==> flow/design.v <==
module fifo #(
    parameter width      = 9,
    parameter depth      = 4,
    parameter depth_addr = 2         
)(
    input  wire                  clk,
    input  wire                  rst_n,
    input  wire                  push_req_n,
    input  wire                  pop_req_n,
    input  wire [     width-1:0] data_in,
    output reg                   empty,
    output wire                  full,
    output wire [depth_addr-1:0] free_space,
    output wire [     width-1:0] data_out,
    output wire [     width-1:0] data_out_next);
reg  [width-1:0] mem [0:depth-1]; 
reg  [depth_addr-1:0] write_ptr;
reg  [depth_addr-1:0] read_ptr;
wire [depth_addr-1:0] next_read_ptr;
reg  [depth_addr-1:0] fill_cnt;
genvar i;
always @(posedge clk, negedge rst_n) begin
    if (!rst_n)
        write_ptr <= {(depth_addr){1'b0}};
    else if (!push_req_n && (!full || !pop_req_n))
        write_ptr <= write_ptr + {{(depth_addr-1){1'b0}},1'b1};
    else
        write_ptr <= write_ptr;
end
always @(posedge clk, negedge rst_n) begin
    if (!rst_n)
        read_ptr <= {(depth_addr){1'b0}};
    else if (!pop_req_n && !empty)
        read_ptr <= next_read_ptr;
    else
        read_ptr <= read_ptr;
end
assign next_read_ptr = read_ptr + {{(depth_addr-1){1'b0}},1'b1};
always @(posedge clk, negedge rst_n) begin
    if (!rst_n)
        fill_cnt <= {(depth_addr){1'b0}};
    else if (!push_req_n && pop_req_n && !empty && !full)
        fill_cnt <= fill_cnt + {{(depth_addr-1){1'b0}},1'b1};
    else if (!push_req_n && !pop_req_n)
        fill_cnt <= fill_cnt;
    else if (!pop_req_n && |fill_cnt)
        fill_cnt <= fill_cnt - {{(depth_addr-1){1'b0}},1'b1};
    else
        fill_cnt <= fill_cnt;
end
always @(posedge clk, negedge rst_n) begin
    if (!rst_n)
        empty <= 1'b1;
    else if (!push_req_n)
        empty <= 1'b0;
    else if (!pop_req_n)
        empty <= ~|fill_cnt; 
    else 
        empty <= empty; 
end
assign free_space = {(depth_addr){1'b1}} - fill_cnt;
assign full       = &fill_cnt;
generate
    for (i=0; i<depth; i=i+1) begin
        always @(posedge clk) begin
            if (!push_req_n && (!full || !pop_req_n) && (write_ptr == i))
                mem[i] <= data_in;
            else 
                mem[i] <= mem[i];
        end
    end
endgenerate
assign data_out      = mem[read_ptr];
assign data_out_next = mem[next_read_ptr];
endmodule 
## Step by step through the tools: fifo

What the tools print for fifo, step after step.
Lines are those of the file above, counted from 1.
Cell names lack the library's common part.
Not given: --

| design | value |
|---|---|
| design top | fifo |
| clock port | clk |
| cell library | sky130hd |
| library corner | tt_025C_1v80 |

## After elaboration

Counts by Yosys on the flattened word-level netlist (proc, flatten, opt, wreduce). Print and check cells are left out. Cells with the same type and inputs are merged into one.

| cells by class | value |
|---|---|
| bitwise operators | 0 |
| shifts and indexed selects | 0 |
| divide/modulo/power cells | 0 |
| $lt $le $gt $ge | 0 |
| add/sub/neg operators | 5 |
| reductions and logical operators | 24 |
| equal/unequal tests | 11 |
| multiply operators | 0 |
| multiplexer cells | 7 |

Operator list:

| cell | number |
|---|---|
| 9-bit case mux with 4-bit select | 2 |
| 2-bit equality test with constant B | 6 |
| 1-bit logical AND | 11 |
| 2-bit by 1-bit adder with 2-bit output with constant B | 3 |
| 2-bit by 1-bit equality test with 1-bit output with constant B | 3 |
| 2-bit logical NOT | 3 |
| 2-bit two-way mux | 3 |
| 1-bit logical NOT | 5 |
| 2-bit inequality test with constant B | 2 |
| 2-bit AND reduction | 2 |
| 2-bit by 1-bit subtractor with 2-bit output with constant B | 1 |
| 2-bit subtractor with constant A | 1 |
| 2-bit nonzero test | 1 |
| 2-bit OR reduction | 1 |
| 1-bit two-way mux | 2 |
| 1-bit logical OR | 1 |

| storage and ports | value |
|---|---|
| memory bits (writable) | 0 |
| bits in latches | 0 |
| bits of input ports | 13 |
| memories kept | 0 |
| word width x clocked read ports | 0 |
| bits in registers | 43 |
| word-level cells | 55 |
| output and inout port bits | 22 |
| bits in read-only memories | 0 |

## Depth

Yosys ltp: most cells in a row. Word level: on the elaborated netlist, between registers, memories and ports. Mapped: between sequential cells and ports; inverters and the memories' decode and read muxes count.

| logic depth | value |
|---|---|
| depth in word-level cells | 6 |
| ABC_AREA | 1 |
| depth in mapped cells | 7 |
| mapped depth without buffers | 7 |

## Netlist

Source: synth_stat.txt of the flow (Yosys; design flattened, memories mapped). It holds for the ABC_AREA given above (unset counts as 0); a run with the other value may have another netlist.
Totals and module areas in this step are rounded.

| mapped netlist | value |
|---|---|
| cells in the netlist | 201 |
| mapped flip-flops | 43 |
| synthesis area | 2,100 µm² |
| buffers | 8 |

Cell types:

| cell type | number | total area (µm²) |
|---|---|---|
| edfxtp_1 | 36 | 1.08E+03 |
| nand2_1 | 49 | 183.926 |
| dfrtp_1 | 6 | 150.144 |
| ha_1 | 10 | 125.12 |
| a31oi_1 | 18 | 112.608 |
| a21oi_1 | 20 | 100.096 |
| nor2_1 | 26 | 97.594 |
| inv_1 | 13 | 48.797 |
| dfstp_2 | 1 | 26.275 |
| buf_4 | 3 | 22.522 |
| nand3_1 | 4 | 20.019 |
| xor2_1 | 2 | 17.517 |
| o21ai_4 | 1 | 16.266 |
| buf_2 | 3 | 15.014 |
| nor2_4 | 1 | 11.261 |
| clkinv_1 | 2 | 7.507 |
| inv_2 | 2 | 7.507 |
| nand2_2 | 1 | 6.256 |

Not listed: further types 3, cells in them 3.

## Timing after synthesis

Source: OpenSTA report_checks on the synthesized netlist (no wires, ideal clock, input and output delay 20% of the period each), path of least setup slack; recovery checks are left aside. Register names are those of the netlist, which keeps one name where synthesis merged equal registers.

| timing after synthesis | value |
|---|---|
| path kind | reg-to-output |
| start | reg read_ptr[1] |
| end | out data_out_next[0] |
| delay of the path | 1,251 ps |
| path buffers | 2 |
| data arrival time | 1,251 ps |
| required time | 1,720 ps |
| stages on the path | 7 |
| clock period | 2,150 ps |
| path slack | 469 ps |
| period reached after synthesis | 1,681 ps |

"delay of the path" is the arrival time less input delay plus setup time.
At an output port there is no setup time.
"stages on the path": output pins that drive a net of the path, with the launching flip-flop's if there is one; two outputs of one cell count as two.
"period reached after synthesis" = period - worst setup slack (recovery checks aside). The figure is calculated, with input and output delays left at 20% of the set period.
Between the ends stands the longest chain of elaborated cells between them, by number of cells; it is not shown to be the way that was timed. Of several equally long chains one is given.
Each line given opens the expression or statement behind the cell; cells for indexed reads and writes are added by Yosys, which also makes memories of some case tables.
At most two assigning lines are given for a register; there are more.

| between the ends, after synthesis | value |
|---|---|
| cell sequence | dfrtp_1 > inv_1 > ha_1 > buf_2 > buf_4 > nand2_1 > a31oi_1 |
| cells in the longest elaborated chain | 3 |

RTL lines, path after synthesis:

| element | RTL line | RTL |
|---|---|---|
| start, declared | 18 | `reg  [depth_addr-1:0] read_ptr;` |
| start, assigned | 34 | `read_ptr <= next_read_ptr;` |
| start, assigned | 36 | `read_ptr <= read_ptr;` |
| 2-bit by 1-bit adder with 2-bit output | 38 | `assign next_read_ptr = read_ptr + {{(depth_addr-1){1'b0}},1'b1};` |
| 2-bit equality test | 74 | `assign data_out_next = mem[next_read_ptr];` |
| 9-bit case mux with 4-bit select | 74 |  |
| end, declared | 15 | `output wire [     width-1:0] data_out_next);` |

## Timing after layout

Path of least setup slack in the final report of stored run 1 (OpenROAD, finished layout, wires in). Where an end is a register, its clock arrival counts in the times.
The report prints the path's times to 10 ps; the period is as set.

| timing post-layout | value |
|---|---|
| path kind | reg-to-output |
| start | reg read_ptr[0] |
| end | out data_out[0] |
| data arrival time | 1,640 ps |
| path buffers | 3 |
| stages on the path | 9 |
| clock period | 1,620 ps |
| required time | 1,300 ps |
| path slack | -340 ps |

Between the ends stands the longest chain of elaborated cells between them, by number of cells; it is not shown to be the way that was timed. Of several equally long chains one is given.
At most two assigning lines are given for a register; there are more.

| between the ends, post-layout | value |
|---|---|
| cell sequence | dfrtp_2 > inv_4 > buf_12 > ha_4 > clkinv_4 > buf_6 > nor2_2 > a31oi_2 > buf_2 |
| cells in the longest elaborated chain | 2 |

RTL lines, path post-layout:

| element | RTL line | RTL |
|---|---|---|
| start, declared | 18 | `reg  [depth_addr-1:0] read_ptr;` |
| start, assigned | 34 | `read_ptr <= next_read_ptr;` |
| start, assigned | 36 | `read_ptr <= read_ptr;` |
| 2-bit equality test | 73 | `assign data_out      = mem[read_ptr];` |
| 9-bit case mux with 4-bit select | 73 |  |
| end, declared | 14 | `output wire [     width-1:0] data_out,` |

Some nets on the timed path still bear RTL names; the line given drives or declares the net.

Nets with RTL names, path post-layout:

| signal | RTL line | RTL |
|---|---|---|
| next_read_ptr[0] | 38 | `assign next_read_ptr = read_ptr + {{(depth_addr-1){1'b0}},1'b1};` |

Data sheet: physical implementation of fifo

Flow measurements of fifo on sky130hd: 2 stored runs with different settings, listed in no order. Input and output delays are each 20% of the period that was set; the output load is 0.01 pF.
"period achieved": clock period set for the run, less the worst setup slack. It is reckoned from that one timing run; input and output delays stay at 20% of the period that was set.
"worst path time": the worst setup path's part of the clock period (all of it between registers, 20% less for each end at a port) less its slack. A launch clock that arrives late makes it longer, a capture clock that arrives late makes it shorter.
By "total design power" is meant OpenSTA's value without simulated activity: inputs other than the clock are taken to toggle once in ten clock periods, and the tool carries that through the logic.
"worst path time" is given in steps of 10 ps.
Measured values are rounded.
A setting shown as - is not set for that run.
A result given as - is not shown for that run.

| stored run | period_ns | CORE_UTILIZATION | PLACE_DENSITY_LB_ADDON | CORE_ASPECT_RATIO | ABC_AREA | GPL_ROUTABILITY_DRIVEN | CTS_CLUSTER_SIZE | MIN_ROUTING_LAYER | CAP_MARGIN | CORE_MARGIN | SLEW_MARGIN | HOLD_SLACK_MARGIN | CELL_PAD_IN_SITES_DETAIL_PLACEMENT | CTS_CLUSTER_DIAMETER | MAX_ROUTING_LAYER | standard-cell area of the final layout (µm²) | total negative slack on setup checks (ps) | smallest setup slack (ps) | total design power (µW) | full die area (µm²) | worst path time (ps) | type of the worst setup path | post-route utilization (%) | period achieved (ps) | synthesized cell area (µm²) |
|---|---|---|---|---|---|---|---|---|---|---|---|---|---|---|---|---|---|---|---|---|---|---|---|---|---|
| stored run 1 | 1.62 | 22 | 0.18 | 1.11 | 1 | 0 | 20 | met2 | 20 | 2 | 20 | - | - | - | - | 3,100 | -5,700 | -340 | 6,000 | 10,000 | 1,640 | reg-to-output | 33 | 1,965 | 2,100 |
| stored run 2 | 2.69 | 71 | 0.24 | 1.61 | - | 0 | 45 | - | 20 | 2 | 30 | -0.07 | 2 | 120 | met4 | - | - | - | - | - | - | - | - | - | - |

Stored run 2: incomplete, placement halted on DPL-0033
